==> flow/design.v <==
module lcd_control (
	input clk, rst_n,
	inout [7:0] LCD_DATA,
	output reg LCD_RW, LCD_EN, LCD_RS,
	output reg [4:0] memory_address,
	input [7:0] data_in
);
	localparam S_INIT_LCD          = 5'b00000;
	localparam S_BEGIN_TRANSACTION = 5'b00001;
	localparam S_END_TRANSACTION   = 5'b00010;
	localparam S_SETUP_BUSY_READ   = 5'b00011;
	localparam S_BEGIN_BUSY_READ   = 5'b00100;
	localparam S_END_BUSY_READ     = 5'b00101;
	localparam S_LCD_ENTRY_SET     = 5'b00110;
	localparam S_LCD_CLEAR         = 5'b00111;
	localparam S_LCD_DISPLAY_ON    = 5'b01000;
	localparam S_LCD_END_INIT      = 5'b01001;
	localparam CMD_LCD_FUNCTION_SET = 8'b00111000;
	localparam CMD_LCD_DISPLAY_ON   = 8'b00001110;
	localparam CMD_LCD_CLEAR        = 8'b00000001;
	localparam CMD_LCD_ENTRY_SET    = 8'b00000110;
	localparam INIT_DELAY_COUNT_MAX = 23;  
	localparam LCD_INIT_COUNT_MAX   = 4;   
	reg [4:0] state;
	reg [4:0] return_state;
	wire [7:0] LCD_DATA_IN;
	reg [7:0] LCD_DATA_OUT;
	reg init_done;
	reg [16:0] init_delay_count;
	reg [2:0] init_count;
	assign LCD_DATA = (LCD_RW) ? 8'hZZ : LCD_DATA_OUT;
	assign LCD_DATA_IN = LCD_DATA;
	reg [4:0] address_count;
	reg [5:0] address_check;
	reg flag;
	always @ (posedge clk) begin
		if( ~rst_n ) begin
			state <= S_INIT_LCD;
			init_done <= 0;
			init_delay_count <= 0;
			init_count <= 0;
			LCD_EN <= 0;
			LCD_RS <= 0;
			LCD_RW <= 0;
			flag <= 1'b0;
			address_count <= 5'b00000;
			address_check <= 6'b000000;
		end
		else begin
			case(state)
				S_BEGIN_TRANSACTION: begin
					LCD_EN <= 1;
					state <= S_END_TRANSACTION;
				end
				S_END_TRANSACTION: begin
					LCD_EN <= 0;
					if( init_done )
						state <= S_SETUP_BUSY_READ;
					else
						state <= return_state;
				end
				S_SETUP_BUSY_READ: begin
					LCD_RS <= 0;
					LCD_RW <= 1;
					state <= S_BEGIN_BUSY_READ;
				end
				S_BEGIN_BUSY_READ: begin
					LCD_EN <= 1;
					state <= S_END_BUSY_READ;
				end
				S_END_BUSY_READ: begin
					LCD_EN <= 0;
					if( LCD_DATA_IN[7] == 0 ) begin
						state <= return_state;
					end
					else begin
						state <= S_SETUP_BUSY_READ;
					end
				end
				S_INIT_LCD: begin
					LCD_RS <= 0;
					LCD_RW <= 0;
					LCD_DATA_OUT <= CMD_LCD_FUNCTION_SET;
					return_state <= S_INIT_LCD;
					init_delay_count <= init_delay_count + 17'd1;
					if( init_delay_count == INIT_DELAY_COUNT_MAX ) begin
						init_delay_count <= 0;
						init_count <= init_count + 3'd1;
						state <= S_BEGIN_TRANSACTION;
						if( init_count == LCD_INIT_COUNT_MAX ) begin
							return_state <= S_LCD_DISPLAY_ON;
							init_done <= 1;
						end
					end
				end
				S_LCD_DISPLAY_ON: begin
					LCD_RS <= 0;
					LCD_RW <= 0;
					LCD_DATA_OUT <= CMD_LCD_DISPLAY_ON;
					return_state <= S_LCD_CLEAR;
					state <= S_BEGIN_TRANSACTION;
				end
				S_LCD_CLEAR: begin
					LCD_RS <= 0;
					LCD_RW <= 0;
					LCD_DATA_OUT <= CMD_LCD_CLEAR;
					return_state <= S_LCD_ENTRY_SET;
					state <= S_BEGIN_TRANSACTION;
				end
				S_LCD_ENTRY_SET: begin
					LCD_RS <= 0;
					LCD_RW <= 0;
					LCD_DATA_OUT = CMD_LCD_ENTRY_SET;
					return_state <= S_LCD_END_INIT;
					state <= S_BEGIN_TRANSACTION;
				end
				S_LCD_END_INIT: begin
				case(flag)
						1'b0: begin
										if(address_check != 6'd16)begin 
											address_count <= address_count + 1'b1;
											address_check <= address_check + 1'b1;
											memory_address <= address_check+1'b1;
											LCD_RS <= 1;
											LCD_RW <= 0;
											LCD_DATA_OUT <= data_in;
											state <= S_BEGIN_TRANSACTION;
										end
										else begin
											LCD_RS <= 0;
											LCD_RW <= 0;
											LCD_DATA_OUT <= 8'hC0;
											flag <= 1'b1;
											state <= S_BEGIN_TRANSACTION;
										end
									end
					1'b1: begin
										if(address_check != 6'd32)begin 
											address_count <= address_count + 1'b1;
											address_check <= address_check + 1'b1;
											memory_address <= address_count+1'b1;
											LCD_RS <= 1;
											LCD_RW <= 0;
											LCD_DATA_OUT <= data_in;
											state <= S_BEGIN_TRANSACTION;
										end
										else begin
											address_count <= 5'b00000;
											address_check <= 6'b000000;
											flag <= 1'b0;
											LCD_RS <= 0;
											LCD_RW <= 0;
											LCD_DATA_OUT <= 8'h80;
											state <= S_BEGIN_TRANSACTION;
										end
									end
					endcase
				end
				default: begin
					LCD_EN <= 0;
					state <= S_INIT_LCD;  
				end
			endcase
		end
	end
endmodule
### Step by step through the tools: lcd_control

The steps from the RTL of lcd_control to its reports follow in flow order.
Lines are those of the file above, counted from 1.
Operators carry their Yosys type and port widths (W data, S select, Z words).
Cell names lack the library's common part.
A cell with n/a has no value.

| design | value |
|---|---|
| top | lcd_control |
| clock port | clk |
| standard-cell library | sky130hd |
| library corner | tt_025C_1v80 |

### Word level

Counts by Yosys on the flattened word-level netlist (proc, flatten, opt, wreduce; memories kept). Register bits leave out memories and registers merged into their read ports (data or address). Print and check cells are left out.

| storage and ports | value |
|---|---|
| word-level cells | 81 |
| register bits after elaboration | 59 |

| operators by class | value |
|---|---|
| add/subtract/negate cells | 4 |
| bitwise gates (word level) | 1 |
| muxes and demuxes | 30 |
| reductions and logical operators | 17 |
| equality and inequality tests | 16 |

Operator list:

| kind | count |
|---|---|
| $pmux W8 S5 | 1 |
| $pmux W5 S7 | 1 |
| $mux W5 | 7 |
| $mux W8 | 3 |
| $eq A5 B3 Y1 const B | 4 |
| $pmux W5 S4 | 1 |
| $pmux W5 S2 | 2 |
| $add A17 B1 Y17 const B | 1 |
| $eq A17 B5 Y1 const B | 1 |
| $mux W17 | 1 |
| $pmux W8 S2 | 1 |
| $pmux W6 S2 | 1 |
| $mux W6 | 2 |
| $eq A5 B2 Y1 const B | 2 |
| $eq A5 B4 Y1 const B | 2 |
| $reduce_or A5 Y1 | 2 |
| $pmux W1 S2 | 5 |
| $reduce_and A2 Y1 | 4 |
| $reduce_or A4 Y1 | 2 |
| $mux W4 | 2 |
| $add A6 B1 Y6 const B | 1 |
| $ne A6 B5 Y1 const B | 1 |
| $ne A6 B6 Y1 const B | 1 |
| $reduce_or A6 Y1 | 1 |
| $add A5 B1 Y5 const B | 1 |
| $eq A5 B1 Y1 const B | 1 |
| $logic_not A5 Y1 | 1 |
| $reduce_bool A5 Y1 | 1 |

Other operator kinds: 12; their cells: 15.

### Logic depth

Yosys ltp: most cells in a row. Word level: on the elaborated netlist, between registers, memories and ports. Mapped: between sequential cells and ports; inverters and the memories' decode and read muxes count.

| logic depth | value |
|---|---|
| depth in word-level cells | 4 |
| ABC_AREA | 1 |
| mapped depth | 10 |
| mapped depth without buffers | 10 |

### Netlist

Source: synth_stat.txt of the flow (Yosys; design flattened, memories mapped). It holds for the ABC_AREA given above (unset counts as 0); a run with the other value may have another netlist.
The area totals of this step are shown rounded.

| mapped netlist | value |
|---|---|
| mapped flip-flops | 56 |
| standard cells after synthesis | 366 |
| synthesis area | 2,801 µm² |

Cells by type:

| type | count | total area (µm²) |
|---|---|---|
| dfxtp_1 | 40 | 800.768 |
| edfxtp_1 | 16 | 480.461 |
| nand2_1 | 93 | 349.085 |
| nor2_1 | 53 | 198.941 |
| nand3_1 | 30 | 150.144 |
| inv_1 | 37 | 138.883 |
| a21oi_1 | 15 | 75.072 |
| ha_1 | 6 | 75.072 |
| xor2_1 | 8 | 70.067 |
| nor2_4 | 5 | 56.304 |
| o21ai_0 | 11 | 55.053 |
| nor3_1 | 8 | 40.038 |
| nor2_2 | 5 | 31.28 |
| a21oi_2 | 3 | 26.275 |
| xnor2_1 | 3 | 26.275 |
| nand2_2 | 4 | 25.024 |
| nand3b_1 | 3 | 22.522 |
| nor2_8 | 1 | 20.019 |

Not listed: further types 15, cells in them 25.

### Worst setup path after synthesis

OpenSTA on the mapped netlist: ideal clock, no wires. The path of least setup slack (recovery checks aside). Input and output delay are each 20% of the period. Register names are those of the netlist, which keeps one name where synthesis merged equal registers.

| timing post-synthesis | value |
|---|---|
| path type | input -> register |
| from | in rst_n |
| to | reg return_state[0] |
| driving pins on the path | 4 |
| input delay | 0.448 ns |
| arrival | 1.268 ns |
| path slack | 0.653 ns |
| required time | 1.921 ns |
| buffers on the path | 2 |
| period | 2.24 ns |
| setup time | 0.319 ns |
| delay of the path | 1.139 ns |
| period reached after synthesis | 1.587 ns |

"delay of the path" = arrival - input delay + setup time.
"driving pins on the path" counts driving pins, that of a launching flip-flop among them; a cell with two outputs on the path counts twice.
"period reached after synthesis" = period - worst setup slack (recovery checks aside). The figure is calculated, with input and output delays left at 20% of the set period.
Between the ends stands the longest chain of elaborated cells between them, by number of cells; it is not shown to be the way that was timed. Of several equally long chains one is given.
A line is the first line of the expression or statement that the cell stems from. Yosys adds cells for indexed reads and writes and turns some case tables into memories.
At most two assigning lines are given for a register; there are more.

| on the way, post-synthesis | value |
|---|---|
| cells stage by stage | clkbuf_1 > inv_1 > clkbuf_1 > nor2_1 |
| length of the longest elaborated chain | 1 |
| elaborated cells on any way between the ends | 1 |
| classes of those cells | reduce/logical (1) |

RTL lines, path post-synthesis:

| element | RTL line | text |
|---|---|---|
| start, declared | 2 | `input clk, rst_n,` |
| $reduce_and A2 Y1 | n/a |  |
| end, assigned | 84 | `return_state <= S_INIT_LCD;` |
| end, assigned | 91 | `return_state <= S_LCD_DISPLAY_ON;` |
| end, declared | 25 | `reg [4:0] return_state;` |

### Path in the finished layout

Path of least setup slack in the final report of run 1 (OpenROAD, finished layout, wires in). Where an end is a register, its clock arrival counts in the times.

| timing post-layout | value |
|---|---|
| path type | register -> register |
| from | reg address_check[0] |
| to | reg memory_address[2] |
| buffers on the path | 0 |
| setup time | 0.30 ns |
| period | 1.91 ns |
| path slack | 0.21 ns |
| driving pins on the path | 8 |
| arrival | 1.71 ns |
| required time | 1.91 ns |

Between the ends stands the longest chain of elaborated cells between them, by number of cells; it is not shown to be the way that was timed. Of several equally long chains one is given.
At most two assigning lines are given for a register; there are more.
The path ends at the enable pin of a flip-flop; only ways to that pin are counted.

| on the way, post-layout | value |
|---|---|
| cells stage by stage | dfxtp_1 > inv_1 > ha_1 > nand2_1 > nor2_2 > nor2_8 > nand2_4 > nor2_4 |
| length of the longest elaborated chain | 3 |
| elaborated cells on any way between the ends | 5 |
| classes of those cells | eq/ne (4); reduce/logical (1) |

RTL lines, path post-layout:

| element | RTL line | text |
|---|---|---|
| start, declared | 34 | `reg [5:0] address_check;` |
| start, assigned | 122 | `address_check <= address_check + 1'b1;` |
| start, assigned | 140 | `address_check <= address_check + 1'b1;` |
| $ne A6 B5 Y1 | 120 | `if(address_check != 6'd16)begin` |
| $ne A2 B2 Y1 | n/a |  |
| $reduce_and A4 Y1 | n/a |  |
| end, assigned | 123 | `memory_address <= address_check+1'b1;` |
| end, assigned | 141 | `memory_address <= address_count+1'b1;` |
| end, declared | 5 | `output reg [4:0] memory_address,` |

FLOW RESULTS
============

Record of 2 stored runs of the RTL-to-layout flow on lcd_control, platform sky130hd. The runs are unordered. Constraints: input delay and output delay 20% of the set period each, output load 0.01 pF.
"clock period achieved" = clock period - worst setup slack. The figure is calculated, with input and output delays left at 20% of the set period.
The results are shown rounded.
Among the settings, - means not set for that run.

| stored run | period_ns | CORE_UTILIZATION | PLACE_DENSITY_LB_ADDON | CORE_MARGIN | CELL_PAD_IN_SITES_DETAIL_PLACEMENT | ABC_AREA | GPL_ROUTABILITY_DRIVEN | CTS_CLUSTER_SIZE | SLEW_MARGIN | CAP_MARGIN | SETUP_SLACK_MARGIN | CELL_PAD_IN_SITES_GLOBAL_PLACEMENT | MAX_ROUTING_LAYER | worst-case hold slack (ns) | final utilization (%) | setup slack of the worst path (ns) | post-route setup TNS (ns) | standard-cell area of the final layout (µm²) | mapped cell area after synthesis (µm²) | die area (µm²) | clock period achieved (ns) |
|---|---|---|---|---|---|---|---|---|---|---|---|---|---|---|---|---|---|---|---|---|---|
| run 1 | 1.91 | 60 | 0.19 | 6 | 0 | 1 | 0 | 21 | 35 | 20 | - | - | - | 0.322 | 72.0 | 0.206 | 0.000 | 3,177 | 2,801 | 6,453 | 1.704 |
| run 2 | 1.66 | 38 | 0.29 | 5 | 0 | - | 0 | 12 | 25 | 20 | 0.28 | 0 | met4 | 0.305 | 61.9 | 0.003 | 0.000 | 4,534 | 2,903 | 9,487 | 1.657 |
