==> flow/design.v <==
module memory(input clk, rst_n,
                   input[3:0] next_state,
						 input[11:0] tries,
						 output reg mem_wr_en,
						 output reg[4:0] mem_wr_addr,
						 output reg[7:0] mem_wr_data
						 );
reg[3:0] state;
reg[11:0] saved_tries;
reg[4:0] adress_counter;
reg[5:0] address_check;
	localparam enter = "Enter Combo                     ";
	localparam lock = "Locked              Attempts    ";
	localparam unlock = "Unlocked                        ";
always@(posedge clk, negedge rst_n)begin
	if(~rst_n)begin
		state <= 4'b0000;
		saved_tries <= 12'h000;
	end
	else begin
		state <= next_state;
		saved_tries <= tries;
	end
end
always@(posedge clk, negedge rst_n)begin
	if(~rst_n)begin
		adress_counter <= 5'b00000;
		address_check <= 6'b000000;
		mem_wr_en <= 1'b0;
	end
	else if(state != next_state | saved_tries != tries)begin
		adress_counter <= 5'b00000;
		address_check <= 6'b000000;
		mem_wr_en <= 1'b0;
	end
	else if(address_check != 6'd32)begin
			adress_counter <= adress_counter + 1'b1;
			address_check <= address_check + 1'b1;
			mem_wr_en <= 1'b1;
			mem_wr_addr <= adress_counter;
		case(state)
			4'b0000: begin
						mem_wr_data <= enter[8*(5'd31-adress_counter) +: 8];
						end
			4'b0001,4'b0011,4'b0111: begin			
							if(adress_counter < 5'd16)
								mem_wr_data <= lock[8*(5'd31-adress_counter) +: 8];
							else begin
								case(adress_counter)
									5'd16: 	mem_wr_data <= {4'h3,tries[11:8]};
									5'd17: 	mem_wr_data <= {4'h3,tries[7:4]};
									5'd18: 	mem_wr_data <= {4'h3,tries[3:0]};
									default: mem_wr_data <= lock[8*(5'd31-adress_counter) +: 8];
								endcase
							end
						end	
			4'b1111: begin
							mem_wr_data <= unlock[8*(5'd31-adress_counter) +: 8];
						end
		endcase
	end
	else
		mem_wr_en <= 1'b0;
	end
endmodule
=== Tool chain data of memory ===
Tool output for the design above, in the order of the flow.
Line numbers count from 1 in the design file above.
Cell names lack the library's common part.
A cell with - has no value.

* Top module: memory
* Clock input: clk
* Library: sky130hd
* Corner: tt_025C_1v80

=== After elaboration ===
Yosys after proc, flatten, opt, wreduce and memory -nomap, before mapping. Memory bits, and registers merged into a memory's read port (data or address), are not among the register bits. Print and check cells are not counted. Equal cells are merged and count once.

* Add/subtract/negate cells: 3
* Magnitude comparators: 1
* Equal/unequal tests: 10
* Shifts and indexed selects: 3
* Muxes and demuxes: 9
* Bitwise gates (word level): 2
* Reductions and logical operators: 6

{| class="wikitable"
|+ Operator list
! operator !! number
|-
| 256-bit by 9-bit indexed select with 8-bit output (first input constant) || 3
|-
| 8-bit parallel mux with 3-bit select || 2
|-
| 5-bit == test (second input constant) || 3
|-
| 12-bit != test || 1
|-
| 6-bit 2-to-1 mux || 2
|-
| 5-bit 2-to-1 mux || 2
|-
| 8-bit 2-to-1 mux || 1
|-
| 5-bit by 5-bit subtractor with 6-bit output (first input constant) || 1
|-
| 6-bit by 1-bit adder with 6-bit output (second input constant) || 1
|-
| 6-bit != test (second input constant) || 1
|-
| 5-bit by 1-bit adder with 5-bit output (second input constant) || 1
|-
| 5-bit < comparator (second input constant) || 1
|-
| 4-bit by 1-bit == test with 1-bit output (second input constant) || 1
|-
| 4-bit by 2-bit == test with 1-bit output (second input constant) || 1
|-
| 4-bit by 3-bit == test with 1-bit output (second input constant) || 1
|-
| 4-bit != test || 1
|-
| 4-bit == test (second input constant) || 1
|-
| 4-bit zero test || 1
|-
| 4-bit AND reduction || 1
|-
| 3-bit AND reduction || 1
|-
| 3-bit nonzero test || 1
|-
| 3-bit OR reduction || 1
|-
| 2-bit nonzero test || 1
|-
| 1-bit 2-to-1 mux || 2
|-
| 1-bit OR || 1
|-
| 1-bit inverter || 1
|}

* Register bits: 41
* Input port bits: 18
* Output and inout port bits: 14
* Cells after elaboration: 41

=== Logic depth ===
Yosys ltp: most cells in a row. Word level: on the elaborated netlist, between registers, memories and ports. Mapped: between sequential cells and ports; inverters and the memories' decode and read muxes count.

* Depth after elaboration: 5
* ABC_AREA: 0
* Mapped depth: 7

=== Netlist ===
Source: synth_stat.txt of the flow (Yosys; design flattened, memories mapped). It holds for the ABC_AREA given above (unset counts as 0); a run with the other value may have another netlist.
Totals and module areas in this step are rounded.

{| class="wikitable"
|+ Cells by type
! cell type !! number !! total area (um^2)
|-
| dfrtp_1 || 28 || 700.672
|-
| edfxtp_1 || 12 || 360.346
|-
| xor2_1 || 19 || 166.41
|-
| ha_1 || 11 || 137.632
|-
| o21ai_0 || 11 || 55.053
|-
| o211ai_1 || 7 || 52.55
|-
| xnor2_1 || 6 || 52.55
|-
| nand2_1 || 13 || 48.797
|-
| nor4_4 || 2 || 42.541
|-
| inv_1 || 11 || 41.29
|-
| nor2_1 || 11 || 41.29
|-
| a21oi_1 || 7 || 35.034
|-
| a32oi_1 || 4 || 35.034
|-
| buf_2 || 6 || 30.029
|-
| a22o_1 || 3 || 26.275
|-
| a311oi_1 || 3 || 26.275
|-
| nand3_1 || 5 || 25.024
|-
| nor4_2 || 2 || 25.024
|}

Not listed: further types 34, cells in them 56.

* Mapped cells: 217
* Synthesis area: 2290 um^2
* Mapped flip-flops: 40
* Buffer cells: 11

=== Timing after synthesis ===
Source: OpenSTA report_checks on the synthesized netlist (no wires, ideal clock, input and output delay 20% of the period each), path of least setup slack; recovery checks are left aside. Register names are those of the netlist, which keeps one name where synthesis merged equal registers.

* Path type: input to register
* Start: input port tries[6]
* End: register mem_wr_data[0]
* Period: 2.51 ns
* Input delay: 0.502 ns
* Library setup time: 0.397 ns
* Arrival time: 2.128 ns
* Data required time: 2.113 ns
* Setup slack: -0.015 ns
* Delay of the path: 2.023 ns
* Driving pins on the path: 4
* Path buffers: 0
* Synthesis period reached: 2.525 ns

"delay of the path" is the arrival time less input delay plus setup time.
"driving pins on the path" counts driving pins, that of a launching flip-flop among them; a cell with two outputs on the path counts twice.
"synthesis period reached" = period - worst setup slack (recovery checks aside). The figure is calculated, with input and output delays left at 20% of the set period.
The rows between start and end are the longest chain of elaborated cells between them; the timing report does not say that the signal goes this way. Where chains are equally long, one stands for them.
Each line given opens the expression or statement behind the cell; cells for indexed reads and writes are added by Yosys, which also makes memories of some case tables.
A register here has more assigning lines than the two given.

* Cell sequence: xor2_1 -> nor4_2 -> nand4_1 -> a2111oi_1
* Cells in the longest elaborated chain: 4
* Elaborated cells on any way between the ends: 4

{| class="wikitable"
|+ RTL lines, path post-synthesis
! element !! RTL line !! RTL
|-
| start: declaration || 3 || <nowiki>input[11:0] tries,</nowiki>
|-
| 12-bit != test || 31 || <nowiki>else if(state != next_state | saved_tries != tries)begin</nowiki>
|-
| 1-bit OR || 31 ||
|-
| 1-bit inverter || - ||
|-
| 4-bit AND reduction || - ||
|-
| end: assignment || 43 || <nowiki>mem_wr_data <= enter[8*(5'd31-adress_counter) +: 8];</nowiki>
|-
| end: assignment || 47 || <nowiki>mem_wr_data <= lock[8*(5'd31-adress_counter) +: 8];</nowiki>
|-
| end: declaration || 6 || <nowiki>output reg[7:0] mem_wr_data</nowiki>
|}

=== Worst path after layout ===
From the final timing report of record 1: the path of least setup slack in the routed layout; clock arrival at registers is part of the times.

* Path type: input to register
* Start: input port tries[7]
* End: register mem_wr_data[4]
* Period: 2.4 ns
* Input delay: 0.48 ns
* Library setup time: 0.28 ns
* Arrival time: 2.20 ns
* Data required time: 2.41 ns
* Setup slack: 0.20 ns
* Driving pins on the path: 6
* Path buffers: 2

The rows between start and end are the longest chain of elaborated cells between them; the timing report does not say that the signal goes this way. Where chains are equally long, one stands for them.
A register here has more assigning lines than the two given.

* Cell sequence: clkdlybuf4s50_1 -> xor2_1 -> nor4_1 -> nand4_1 -> a2111oi_2 -> buf_4
* Cells in the longest elaborated chain: 4
* Elaborated cells on any way between the ends: 4

{| class="wikitable"
|+ RTL lines, path after layout
! element !! RTL line !! RTL
|-
| start: declaration || 3 || <nowiki>input[11:0] tries,</nowiki>
|-
| 12-bit != test || 31 || <nowiki>else if(state != next_state | saved_tries != tries)begin</nowiki>
|-
| 1-bit OR || 31 ||
|-
| 1-bit inverter || - ||
|-
| 4-bit AND reduction || - ||
|-
| end: assignment || 43 || <nowiki>mem_wr_data <= enter[8*(5'd31-adress_counter) +: 8];</nowiki>
|-
| end: assignment || 47 || <nowiki>mem_wr_data <= lock[8*(5'd31-adress_counter) +: 8];</nowiki>
|-
| end: declaration || 6 || <nowiki>output reg[7:0] mem_wr_data</nowiki>
|}

--- measured runs ---
Module memory, platform sky130hd: 2 stored runs of the flow (Yosys, OpenROAD) with differing settings, in no particular order. Input and output delays are each 20% of the period that was set; the output load is 0.01 pF.
"achieved clock period" is the run's clock period less its worst setup slack. It is reckoned from that one timing run; input and output delays stay at 20% of the period that was set.
By "power" is meant OpenSTA's value without simulated activity: inputs other than the clock are taken to toggle once in ten clock periods, and the tool carries that through the logic.
The results are shown rounded.

Record 1
==> flow/run.sh <==
#!/bin/bash
# the make line also repeats the synthesis and layout settings of config.mk as NAME=value (left out here)
make -C /OpenROAD-flow-scripts/flow DESIGN_CONFIG=/design/flow/config.mk WORK_HOME=/design/flow/orfs CLKGATE_MAP_FILE= finish
==> flow/config.mk <==
export PLATFORM = sky130hd
export DESIGN_NAME = memory
export DESIGN_NICKNAME = memory
export VERILOG_FILES = /design/flow/design.v
export SDC_FILE = /design/flow/constraint.sdc
export NUM_CORES = 4
export LEC_CHECK = 0
export CAP_MARGIN = 20
export CORE_MARGIN = 2
export CORE_UTILIZATION = 40
export SLEW_MARGIN = 20
==> flow/constraint.sdc <==
create_clock -name core_clock -period 2.4 [get_ports {clk}]
set_input_delay 0.4800 -clock core_clock [delete_from_list [all_inputs] [get_ports {clk}]]
set_output_delay 0.4800 -clock core_clock [all_outputs]
set_load 0.01 [all_outputs]

==> results of record 1 <==
chip area after synthesis (Yosys): 2290 um^2
die area: 6360 um^2
standard-cell area of the final layout: 2900 um^2
worst setup slack after layout: 0.204 ns
total negative slack: 0.000 ns
worst hold slack: 0.544 ns
power: 0.00126 W
achieved clock period: 2.196 ns

Record 2
==> flow/run.sh <==
#!/bin/bash
# the make line also repeats the synthesis and layout settings of config.mk as NAME=value (left out here)
make -C /OpenROAD-flow-scripts/flow DESIGN_CONFIG=/design/flow/config.mk WORK_HOME=/design/flow/orfs CLKGATE_MAP_FILE= finish
==> flow/config.mk <==
export PLATFORM = sky130hd
export DESIGN_NAME = memory
export DESIGN_NICKNAME = memory
export VERILOG_FILES = /design/flow/design.v
export SDC_FILE = /design/flow/constraint.sdc
export NUM_CORES = 4
export LEC_CHECK = 0
export ABC_AREA = 0
export CAP_MARGIN = 30
export CELL_PAD_IN_SITES_DETAIL_PLACEMENT = 0
export CORE_MARGIN = 4
export CORE_UTILIZATION = 72
export CTS_CLUSTER_DIAMETER = 361
export CTS_CLUSTER_SIZE = 66
export GPL_ROUTABILITY_DRIVEN = 1
export MIN_ROUTING_LAYER = met2
export PLACE_DENSITY = 0.51
export SETUP_SLACK_MARGIN = 0.22
export SLEW_MARGIN = 5
export TNS_END_PERCENT = 95
==> flow/constraint.sdc <==
create_clock -name core_clock -period 2.28 [get_ports {clk}]
set_input_delay 0.4560 -clock core_clock [delete_from_list [all_inputs] [get_ports {clk}]]
set_output_delay 0.4560 -clock core_clock [all_outputs]
set_load 0.01 [all_outputs]

==> results of record 2 <==
did not finish, routing stopped with DPL-0038
--- end ---
